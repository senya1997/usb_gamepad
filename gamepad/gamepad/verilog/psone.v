==> flow/design.v <==
module psone(
	input		iCLK,
	input		iRESET,
	input		iKEY_ST,  
	output	oCS,
	output	oCLK,
	output	oMOSI,
	input		iMISO,
	input		iACK,
	input		iRX,
	output	oTX
	,
	output oIND
);
	reg led;
	reg [23 : 0] cnt_led;
	wire SPARK_LED = (cnt_led == 24'd15_000_000);
reg en;
reg cs = 1'b1;
reg clk = 1'b1;
reg mosi = 1'b0;
reg [11 : 0] cnt_half_per;  
reg [3 : 0] cnt_byte;
reg [4 : 0] cnt_edge;
reg [7 : 0] req_data;
reg [1 : 0] miso;
reg [1 : 0] ack;
reg tx_st;
reg [3 : 0] cnt_tran_byte;
reg [7 : 0] tx_byte [0 : 8];
reg [1 : 0] tran_busy;
	wire KEY_PR;  
wire HALF_PER = (cnt_half_per == 3500);
wire ONE_BYTE = (cnt_edge == 5'd25);
wire ACT_TRANS = (cnt_edge < 5'd16);  
wire FIRST_BYTE = (cnt_byte == 4'd0);
wire SEC_BYTE = (cnt_byte == 4'd1);
wire END_PACKET = (cnt_byte == 4'd9);
wire TRAN_BUSY;
wire TRAN_BUSY_FALL = (tran_busy[0] & !tran_busy[1]);
wire TRAN_LAST_BYTE = (cnt_tran_byte == 4'd9);
wire EN_SPI = (en & !TRAN_BUSY & !END_PACKET & !tx_st & (cnt_tran_byte == 4'd0));
always@(posedge iCLK or negedge iRESET)begin
	if(!iRESET) en <= 1'b0;
	else if(KEY_PR) en <= ~en;
end
always@(posedge iCLK or negedge iRESET)begin
	if(!iRESET) tx_st <= 1'b0;
	else if(END_PACKET | ((cnt_tran_byte > 4'd0) & TRAN_BUSY_FALL)) tx_st <= 1'b1;
	else tx_st <= 1'b0;
end
genvar i;
generate
	for(i = 0; i < 9; i = i + 1)begin: gen
		always@(posedge iCLK or negedge iRESET)begin
			if(!iRESET) tx_byte[i] <= 0;
			else if(ONE_BYTE & (cnt_byte == i)) tx_byte[i] <= req_data;
		end		
	end
endgenerate
always@(posedge iCLK or negedge iRESET)begin
	if(!iRESET) cnt_tran_byte <= 4'b0;
	else if(TRAN_LAST_BYTE) cnt_tran_byte <= 4'b0;
	else if(tx_st) cnt_tran_byte = cnt_tran_byte + 1'b1;
end
always@(posedge iCLK or negedge iRESET)begin
	if(!iRESET) tran_busy <= 2'b0;
	else tran_busy <= {tran_busy[0], !TRAN_BUSY};
end
always@(posedge iCLK or negedge iRESET)begin
	if(!iRESET) cnt_half_per <= 12'd0;
	else if(EN_SPI) 
		begin
			if(HALF_PER) cnt_half_per <= 12'd0;
			else cnt_half_per <= cnt_half_per + 1'b1;
		end
	else cnt_half_per <= 12'd0;
end
always@(posedge iCLK or negedge iRESET)begin
	if(!iRESET) cnt_edge <= 5'd0;
	else if(!cs)
		begin
			if(ONE_BYTE) cnt_edge <= 5'd0;
			else if(HALF_PER) cnt_edge <= cnt_edge + 1'b1;
		end
	else cnt_edge <= 5'd0;
end
always@(posedge iCLK or negedge iRESET)begin
	if(!iRESET) cnt_byte <= 4'd0;
	else if(!cs)
		begin
			if(ONE_BYTE) cnt_byte <= cnt_byte + 1'b1;
			else if(END_PACKET) cnt_byte <= 4'd0;
		end
	else cnt_byte <= 4'd0;
end
always@(posedge iCLK or negedge iRESET)begin
	if(!iRESET) cs <= 1'b1;
	else if(EN_SPI) 
		begin
			if(FIRST_BYTE) cs <= 1'b0;
			else if(END_PACKET) cs <= 1'b1;
		end
	else cs <= 1'b1;
end
always@(posedge iCLK or negedge iRESET)begin
	if(!iRESET) clk <= 1'b1;
	else if(!cs)
		begin
			if(HALF_PER & ACT_TRANS) clk <= ~clk;
		end
	else clk <= 1'b1;
end
always@(posedge iCLK or negedge iRESET)begin
	if(!iRESET) mosi <= 1'b0;
	else if(!cs)
		begin
			if((FIRST_BYTE & (cnt_edge < 5'd3)) | 
				(SEC_BYTE & ((cnt_edge == 5'd3) | (cnt_edge == 5'd4) |
								 (cnt_edge == 5'd13) | (cnt_edge == 5'd14)))) mosi <= 1'b1;
			else mosi <= 1'b0;
		end
	else mosi <= 1'b0;
end
always@(posedge iCLK or negedge iRESET)begin
	if(!iRESET) miso <= 2'd0;
	else miso <= {miso[0], iMISO};
end
wire FRONT_CLK = (HALF_PER & cnt_edge[0]);
always@(posedge iCLK or negedge iRESET)begin
	if(!iRESET) req_data <= 8'd0;   
	else if(!cs)
		begin
			if(FRONT_CLK & ACT_TRANS) req_data <= {miso[1], req_data[7 : 1]};  
		end
	else req_data <= 8'd0;
end
	always@(posedge iCLK or negedge iRESET)begin
		if(!iRESET) cnt_led <= 24'd0;
		else if(SPARK_LED) cnt_led <= 24'd0;
		else cnt_led <= cnt_led + 24'd1;
	end
	always@(posedge iCLK or negedge iRESET)begin
		if(!iRESET) led <= 1'b0;
		else if(KEY_PR) led <= ~led;
	end
	psone_debounce DEB(
		 .iCLK(iCLK), 
		 .iRESET(iRESET), 
		 .iKEY(iKEY_ST),      
		 .oKEY_FRONT(KEY_PR)
	);
psone_uart UART(
    .iCLK(iCLK),
    .iRESET(iRESET),
    .iRX(iRX),
    .oTX(oTX),
    .iTRAN_ST(tx_st),  
    .iTX_BYTE(tx_byte[cnt_tran_byte]),  
    .oREC_END(),  
    .oRX_BYTE(),  
    .oREC_BUSY(),  
    .oTRAN_BUSY(TRAN_BUSY),  
    .oREC_ER()  
 );
assign oCS = cs;
assign oCLK = clk;
assign oMOSI = mosi;
	assign oIND = led;
endmodule 
module psone_debounce(
    input	iCLK, 
	 input	iRESET, 
	 input	iKEY,      
    output	oKEY_FRONT
);
parameter N = 11;  
reg key_deb; 
reg [1 : 0] dff;
reg [1 : 0] pressed;
reg  [N-1 : 0]  delaycount_reg;                     
reg  [N-1 : 0]  delaycount_next;
wire Q_ADD = ~(delaycount_reg[N-1]);  
wire Q_RES = (dff[0] ^ dff[1]);  
wire FRONT = (!pressed[0] & pressed[1]);
always@(posedge iCLK or negedge iRESET)begin
	if (!iRESET) pressed <= 2'd0;
	else pressed <= {pressed[0], key_deb};
end
always@(posedge iCLK or negedge iRESET)begin
	if (!iRESET) dff <= 2'd0;
	else dff <= {dff[0], iKEY};
end
always@(Q_RES, Q_ADD, delaycount_reg)begin
	case({Q_RES, Q_ADD})
		2'b00: delaycount_next <= delaycount_reg;
		2'b01: delaycount_next <= delaycount_reg + 10'b1;
		default: delaycount_next <= {N{1'b0}};  
	endcase    
end
always@(posedge iCLK or negedge iRESET)begin
	if(!iRESET) delaycount_reg <= {N{1'b0}};
	else delaycount_reg <= delaycount_next;
end  
always@(posedge iCLK or negedge iRESET)begin
	if(!iRESET) key_deb <= 1'b0;
	else if(delaycount_reg[N-1] == 1'b1) key_deb <= dff[1];
	else key_deb <= key_deb;
end
assign oKEY_FRONT = FRONT;
endmodule 
module psone_uart(
    input iCLK,  
    input iRESET,  
    input iRX,  
    output oTX,  
    input iTRAN_ST,  
    input [7:0] iTX_BYTE,  
    output oREC_END,  
    output [7:0] oRX_BYTE,  
    output oREC_BUSY,  
    output oTRAN_BUSY,  
    output oREC_ER  
 );
parameter CLOCK_DIVIDE = 11'd1302;  
parameter RX_IDLE = 0;
parameter RX_CHECK_START = 1;
parameter RX_READ_BITS = 2;
parameter RX_CHECK_STOP = 3;
parameter RX_DELAY_RESTART = 4;
parameter RX_ERROR = 5;
parameter RX_RECEIVED = 6;
parameter TX_IDLE = 0;
parameter TX_SENDING = 1;
parameter TX_DELAY_RESTART = 2;
reg [10:0] rx_clk_divider = CLOCK_DIVIDE;
reg [10:0] tx_clk_divider = CLOCK_DIVIDE;
reg [2:0] recv_state = RX_IDLE;
reg [5:0] rx_countdown;
reg [3:0] rx_bits_remaining;
reg [7:0] rx_data;
reg tx_out = 1'b1;
reg [1:0] tx_state = TX_IDLE;
reg [5:0] tx_countdown;
reg [3:0] tx_bits_remaining;
reg [7:0] tx_data;
always @(posedge iCLK) begin
    if (!iRESET) begin
        recv_state = RX_IDLE;
        tx_state = TX_IDLE;
    end
    rx_clk_divider = rx_clk_divider - 1'b1;
    if (!rx_clk_divider) begin
        rx_clk_divider = CLOCK_DIVIDE;
        rx_countdown = rx_countdown - 1'b1;
    end
    tx_clk_divider = tx_clk_divider - 1'b1;
    if (!tx_clk_divider) begin
        tx_clk_divider = CLOCK_DIVIDE;
        tx_countdown = tx_countdown - 1'b1;
    end
    case (recv_state)
        RX_IDLE: begin
            if (!iRX) begin
                rx_clk_divider = CLOCK_DIVIDE;
                rx_countdown = 2;
                recv_state = RX_CHECK_START;
            end
        end
        RX_CHECK_START: begin
            if (!rx_countdown) begin
                if (!iRX) begin
                    rx_countdown = 4;
                    rx_bits_remaining = 8;
                    recv_state = RX_READ_BITS;
                end else begin
                    recv_state = RX_ERROR;
                end
            end
        end
        RX_READ_BITS: begin
            if (!rx_countdown) begin
                rx_data = {iRX, rx_data[7:1]};
                rx_countdown = 4;
                rx_bits_remaining = rx_bits_remaining - 1'b1;
                recv_state = rx_bits_remaining ? RX_READ_BITS : RX_CHECK_STOP;
            end
        end
        RX_CHECK_STOP: begin
            if (!rx_countdown) begin
                recv_state = iRX ? RX_RECEIVED : RX_ERROR;
            end
        end
        RX_DELAY_RESTART: begin
            recv_state = rx_countdown ? RX_DELAY_RESTART : RX_IDLE;
        end
        RX_ERROR: begin
            rx_countdown = 8;
            recv_state = RX_DELAY_RESTART;
        end
        RX_RECEIVED: begin
            recv_state = RX_IDLE;
        end
    endcase
    case (tx_state)
        TX_IDLE: begin
            if (iTRAN_ST) begin
                tx_data = iTX_BYTE;
                tx_clk_divider = CLOCK_DIVIDE;
                tx_countdown = 4;
                tx_out = 0;
                tx_bits_remaining = 8;
                tx_state = TX_SENDING;
            end
        end
        TX_SENDING: begin
            if (!tx_countdown) begin
                if (tx_bits_remaining) begin
                    tx_bits_remaining = tx_bits_remaining - 1'b1;
                    tx_out = tx_data[0];
                    tx_data = {1'b0, tx_data[7:1]};
                    tx_countdown = 4;
                    tx_state = TX_SENDING;
                end else begin
                    tx_out = 1;
                    tx_countdown = 8;
                    tx_state = TX_DELAY_RESTART;
                end
            end
        end
        TX_DELAY_RESTART: begin
            tx_state = tx_countdown ? TX_DELAY_RESTART : TX_IDLE;
        end
    endcase
end
assign oREC_END = (recv_state == RX_RECEIVED);
assign oREC_ER = (recv_state == RX_ERROR);
assign oREC_BUSY = (recv_state != RX_IDLE);
assign oRX_BYTE = rx_data;
assign oTX = tx_out;
assign oTRAN_BUSY = tx_state != TX_IDLE;
endmodule 
# Tool chain data of psone
# The steps from the RTL of psone to its reports follow in flow order.
# Line numbers count from 1 in the design file above.
# The mark -- stands for no value.
dict set report setup {
  design {psone}
  clock {iCLK}
  cell_library {sky130hd}
  pvt_corner {tt_025C_1v80}
}

# Word level
# Counts by Yosys on the flattened word-level netlist (proc, flatten, opt, wreduce). Print and check cells are left out. Cells with the same type and inputs are merged into one.
dict set report op_classes {
  add_sub_neg 8
  compare 3
  eq_ne 31
  muxes 48
  bitwise 31
  n_reduce_logical 22
}
# op count
set ops {}
lappend ops {{8-bit parallel mux with 9-bit select} 1}
lappend ops {{8-bit two-way mux} 5}
lappend ops {{4-bit two-way mux} 9}
lappend ops {{11-bit two-way mux} 3}
lappend ops {{4-bit by 3-bit == test with 1-bit output with constant B} 8}
lappend ops {{12-bit two-way mux} 2}
lappend ops {{11-bit parallel mux with 2-bit select} 1}
lappend ops {{1-bit AND} 21}
lappend ops {{6-bit two-way mux} 3}
lappend ops {{4-bit by 2-bit == test with 1-bit output with constant B} 4}
lappend ops {{4-bit == test with constant B} 4}
lappend ops {{8-bit parallel mux with 2-bit select} 1}
lappend ops {{5-bit two-way mux} 3}
lappend ops {{12-bit by 1-bit adder with 12-bit output with constant B} 1}
lappend ops {{12-bit == test with constant B} 1}
lappend ops {{6-bit parallel mux with 2-bit select} 1}
lappend ops {{11-bit by 1-bit adder with 11-bit output with constant B} 1}
lappend ops {{11-bit by 1-bit subtractor with 11-bit output with constant B} 1}
lappend ops {{11-bit zero test} 1}
lappend ops {{1-bit two-way mux} 11}
lappend ops {{2-bit nonzero test} 5}
lappend ops {{5-bit by 4-bit == test with 1-bit output with constant B} 2}
lappend ops {{2-bit two-way mux} 5}
lappend ops {{4-bit by 1-bit adder with 4-bit output with constant B} 2}
lappend ops {{4-bit by 1-bit == test with 1-bit output with constant B} 2}
lappend ops {{4-bit zero test} 2}
lappend ops {{4-bit parallel mux with 2-bit select} 1}
lappend ops {{3-bit nonzero test} 2}
# Not listed: further kinds 26, cells in them 40.
dict set report bits {
  reg_bits 163
  out_inout_bits 5
}

# Logic depth
# Depth = most cells in a row (Yosys ltp): at word level without a register or memory, in the mapped netlist without a sequential cell, where the memories' decode and read muxes count.
dict set report logic_depth {
  depth_word 8
  ABC_AREA 0
  ltp_mapped 10
  depth_no_buf 8
}

# Synthesis result
# The flow's flattened synthesis, as Yosys stat reports it; memories are mapped. The netlist is that of the ABC_AREA named above (0 if unset); the other value can give another one.
# cell count type_area_um2
set by_type {}
lappend by_type {sky130_fd_sc_hd__dfrtp_1 129 3.23E+03}
lappend by_type {sky130_fd_sc_hd__mux2_1 46 517.997}
lappend by_type {sky130_fd_sc_hd__edfxtp_1 13 390.374}
lappend by_type {sky130_fd_sc_hd__dfxtp_1 19 380.365}
lappend by_type {sky130_fd_sc_hd__mux2_2 33 371.606}
lappend by_type {sky130_fd_sc_hd__nor2_1 83 311.549}
lappend by_type {sky130_fd_sc_hd__nand2_1 56 210.202}
lappend by_type {sky130_fd_sc_hd__mux2i_1 20 200.192}
lappend by_type {sky130_fd_sc_hd__xor2_1 22 192.685}
lappend by_type {sky130_fd_sc_hd__ha_1 15 187.68}
lappend by_type {sky130_fd_sc_hd__xnor2_1 16 140.134}
lappend by_type {sky130_fd_sc_hd__clkbuf_1 27 101.347}
lappend by_type {sky130_fd_sc_hd__o21ai_0 16 80.077}
lappend by_type {sky130_fd_sc_hd__nand3_1 15 75.072}
lappend by_type {sky130_fd_sc_hd__a21oi_1 13 65.062}
lappend by_type {sky130_fd_sc_hd__inv_1 17 63.811}
lappend by_type {sky130_fd_sc_hd__nor2b_1 10 62.56}
lappend by_type {sky130_fd_sc_hd__a22oi_1 8 60.058}
# Not listed: further types 46, cells in them 126.
dict set report mapped {
  mapped_cells 684
  yosys_area_um2 7591.0
  seqArea_um2 4051.4
  flip_flops 163
  buf_cells 34
}
# The figures by module come from a second, unflattened synthesis with its own total; it is not the netlist above.
dict set report hier_totals {
  hier_cells 851
  hier_area_um2 9389.0
}
# Each row is one instance without its submodules.
# mod instances n_cells mod_area_um2 seq_area_um2
set modules {}
lappend modules {psone 1 473 5540.3 2880.3}
lappend modules {psone_uart 1 317 3126.7 1531.5}
lappend modules {psone_debounce 1 61 721.9 400.4}

# Path before layout
# Source: OpenSTA report_checks on the synthesized netlist (no wires, ideal clock, input and output delay 20% of the period each), path of least setup slack; recovery checks are left aside. Register names are those of the netlist, which keeps one name where synthesis merged equal registers.
dict set report synth_timing {
  kind {reg-to-reg}
  from {register UART.tx_clk_divider[0]}
  to {register UART.tx_bits_remaining[0]}
  clock_period_ps 5180
  launch_ps 0
  t_arrival_ps 3227
  required_time_ps 4780
  setup_slack_ps 1553
  path_delay_ps 3627
  path_stages 11
  n_path_buf 2
  synth_period_reached_ps 3627
}
# "path_delay_ps" = arrival - input delay + setup time.
# "path_stages" counts driving pins, that of a launching flip-flop among them; a cell with two outputs on the path counts twice.
# "synth_period_reached_ps" is the clock period less the worst setup slack; recovery checks do not enter. This is arithmetic on one report: input and output delays are still those of the set period (20% each).
# The rows between start and end are the longest chain of elaborated cells between them; the timing report does not say that the signal goes this way. Where chains are equally long, one stands for them.
# A line is the first line of the expression or statement that the cell stems from. Yosys adds cells for indexed reads and writes and turns some case tables into memories.
# At most two assigning lines are given for a register; there are more.
# The path ends at the enable pin of a flip-flop; only ways to that pin are counted.
dict set report synth_via {
  cell_sequence {sky130_fd_sc_hd__dfxtp_1 sky130_fd_sc_hd__inv_1 sky130_fd_sc_hd__ha_1 sky130_fd_sc_hd__or4b_1 sky130_fd_sc_hd__buf_2 sky130_fd_sc_hd__o31a_1 sky130_fd_sc_hd__nor4_4 sky130_fd_sc_hd__o21a_1 sky130_fd_sc_hd__buf_4 sky130_fd_sc_hd__mux2i_1 sky130_fd_sc_hd__o31ai_1}
  elab_chain_cells 6
}
# element line_no
set synth_rtl {}
lappend synth_rtl {{start, declared} 237} ;# reg [10:0] tx_clk_divider = CLOCK_DIVIDE;
lappend synth_rtl {{start, assigned} 257} ;# tx_clk_divider = tx_clk_divider - 1'b1;
lappend synth_rtl {{start, assigned} 259} ;# tx_clk_divider = CLOCK_DIVIDE;
lappend synth_rtl {{11-bit by 1-bit subtractor with 11-bit output} 257}
lappend synth_rtl {{11-bit zero test} 258} ;# if (!tx_clk_divider) begin
lappend synth_rtl {{6-bit two-way mux} 258}
lappend synth_rtl {{6-bit zero test} 317} ;# if (!tx_countdown) begin
lappend synth_rtl {{2-bit by 1-bit != test with 1-bit output} --}
lappend synth_rtl {{4-bit AND reduction} --}
lappend synth_rtl {{end, assigned} 312} ;# tx_bits_remaining = 8;
lappend synth_rtl {{end, assigned} 319} ;# tx_bits_remaining = tx_bits_remaining - 1'b1;
lappend synth_rtl {{end, declared} 245} ;# reg [3:0] tx_bits_remaining;

# Worst path after layout
# From the final timing report of entry A: the path of least setup slack in the routed layout; clock arrival at registers is part of the times.
# The report prints the path's times to 10 ps; the period is as set.
dict set report layout_timing {
  kind {reg-to-reg}
  from {register UART.tx_clk_divider[0]}
  to {register UART.tx_data[4]}
  clock_period_ps 4120
  launch_ps 420
  t_arrival_ps 2970
  required_time_ps 4320
  setup_slack_ps 1350
  path_stages 10
  n_path_buf 1
}
# The rows between start and end are the longest chain of elaborated cells between them; the timing report does not say that the signal goes this way. Where chains are equally long, one stands for them.
# At most two assigning lines are given for a register; there are more.
# The path ends at the enable pin of a flip-flop; only ways to that pin are counted.
dict set report layout_via {
  cell_sequence {sky130_fd_sc_hd__dfxtp_1 sky130_fd_sc_hd__inv_1 sky130_fd_sc_hd__ha_1 sky130_fd_sc_hd__or4b_4 sky130_fd_sc_hd__or4b_1 sky130_fd_sc_hd__o21ai_1 sky130_fd_sc_hd__o21a_2 sky130_fd_sc_hd__mux2i_4 sky130_fd_sc_hd__o31ai_4 sky130_fd_sc_hd__buf_12}
  elab_chain_cells 6
}
# element line_no
set layout_rtl {}
lappend layout_rtl {{start, declared} 237} ;# reg [10:0] tx_clk_divider = CLOCK_DIVIDE;
lappend layout_rtl {{start, assigned} 257} ;# tx_clk_divider = tx_clk_divider - 1'b1;
lappend layout_rtl {{start, assigned} 259} ;# tx_clk_divider = CLOCK_DIVIDE;
lappend layout_rtl {{11-bit by 1-bit subtractor with 11-bit output} 257}
lappend layout_rtl {{11-bit zero test} 258} ;# if (!tx_clk_divider) begin
lappend layout_rtl {{6-bit two-way mux} 258}
lappend layout_rtl {{6-bit zero test} 317} ;# if (!tx_countdown) begin
lappend layout_rtl {{2-bit by 1-bit != test with 1-bit output} --}
lappend layout_rtl {{4-bit AND reduction} --}
lappend layout_rtl {{end, assigned} 308} ;# tx_data = iTX_BYTE;
lappend layout_rtl {{end, assigned} 321} ;# tx_data = {1'b0, tx_data[7:1]};
lappend layout_rtl {{end, declared} 246} ;# reg [7:0] tx_data;

# 2 stored runs of psone in the flow (synthesis by Yosys, layout by OpenROAD, sky130hd cells), in arbitrary order. Constraints: input delay and output delay 20% of the set period each, output load 0.01 pF.
# "achievedPeriod_ps" means the clock period less the worst setup slack. The figure is calculated, with input and output delays left at 20% of the set period.
# "critical_path_time_ps" means the part of the period allowed to the worst setup path (the constraints hold back 20% at inputs and 20% at outputs) less its slack; where the path has registers, the arrival times of their clocks count too.
# "total_power_mw" rests on the timing tool's default activity at the inputs, not on a simulated workload.
# "critical_path_time_ps" is known to 10 ps.
run="entry A" settings period_ns=4.12 SETUP_SLACK_MARGIN=1.17 CAP_MARGIN=20 CORE_MARGIN=2 CORE_UTILIZATION=40 SLEW_MARGIN=20
run="entry A" results final_setup_ws_ps=1351 total_power_mw=3.290 post_synth_area_um2=7591.0 finish.stdcell_area_um2=8524.4 total_die_area_um2=20095.9 critical_path_time_ps=2770 worst_path_kind="reg-to-reg" achievedPeriod_ps=2769 setup_tns_ps=0 fin_util_frac=0.457
run="entry B" settings period_ns=6.46 CORE_UTILIZATION=46 SETUP_SLACK_MARGIN=0.0 PLACE_DENSITY_LB_ADDON=0.12 CELL_PAD_IN_SITES_GLOBAL_PLACEMENT=1 GPL_TIMING_DRIVEN=0 CTS_CLUSTER_SIZE=48 SLEW_MARGIN=10 MAX_ROUTING_LAYER="met4" CAP_MARGIN=20 CORE_MARGIN=2
run="entry B" results final_setup_ws_ps=3058 total_power_mw=2.110 post_synth_area_um2=7591.0 finish.stdcell_area_um2=8595.7 total_die_area_um2=17545.7 critical_path_time_ps=3400 worst_path_kind="reg-to-reg" achievedPeriod_ps=3402 setup_tns_ps=0 fin_util_frac=0.537
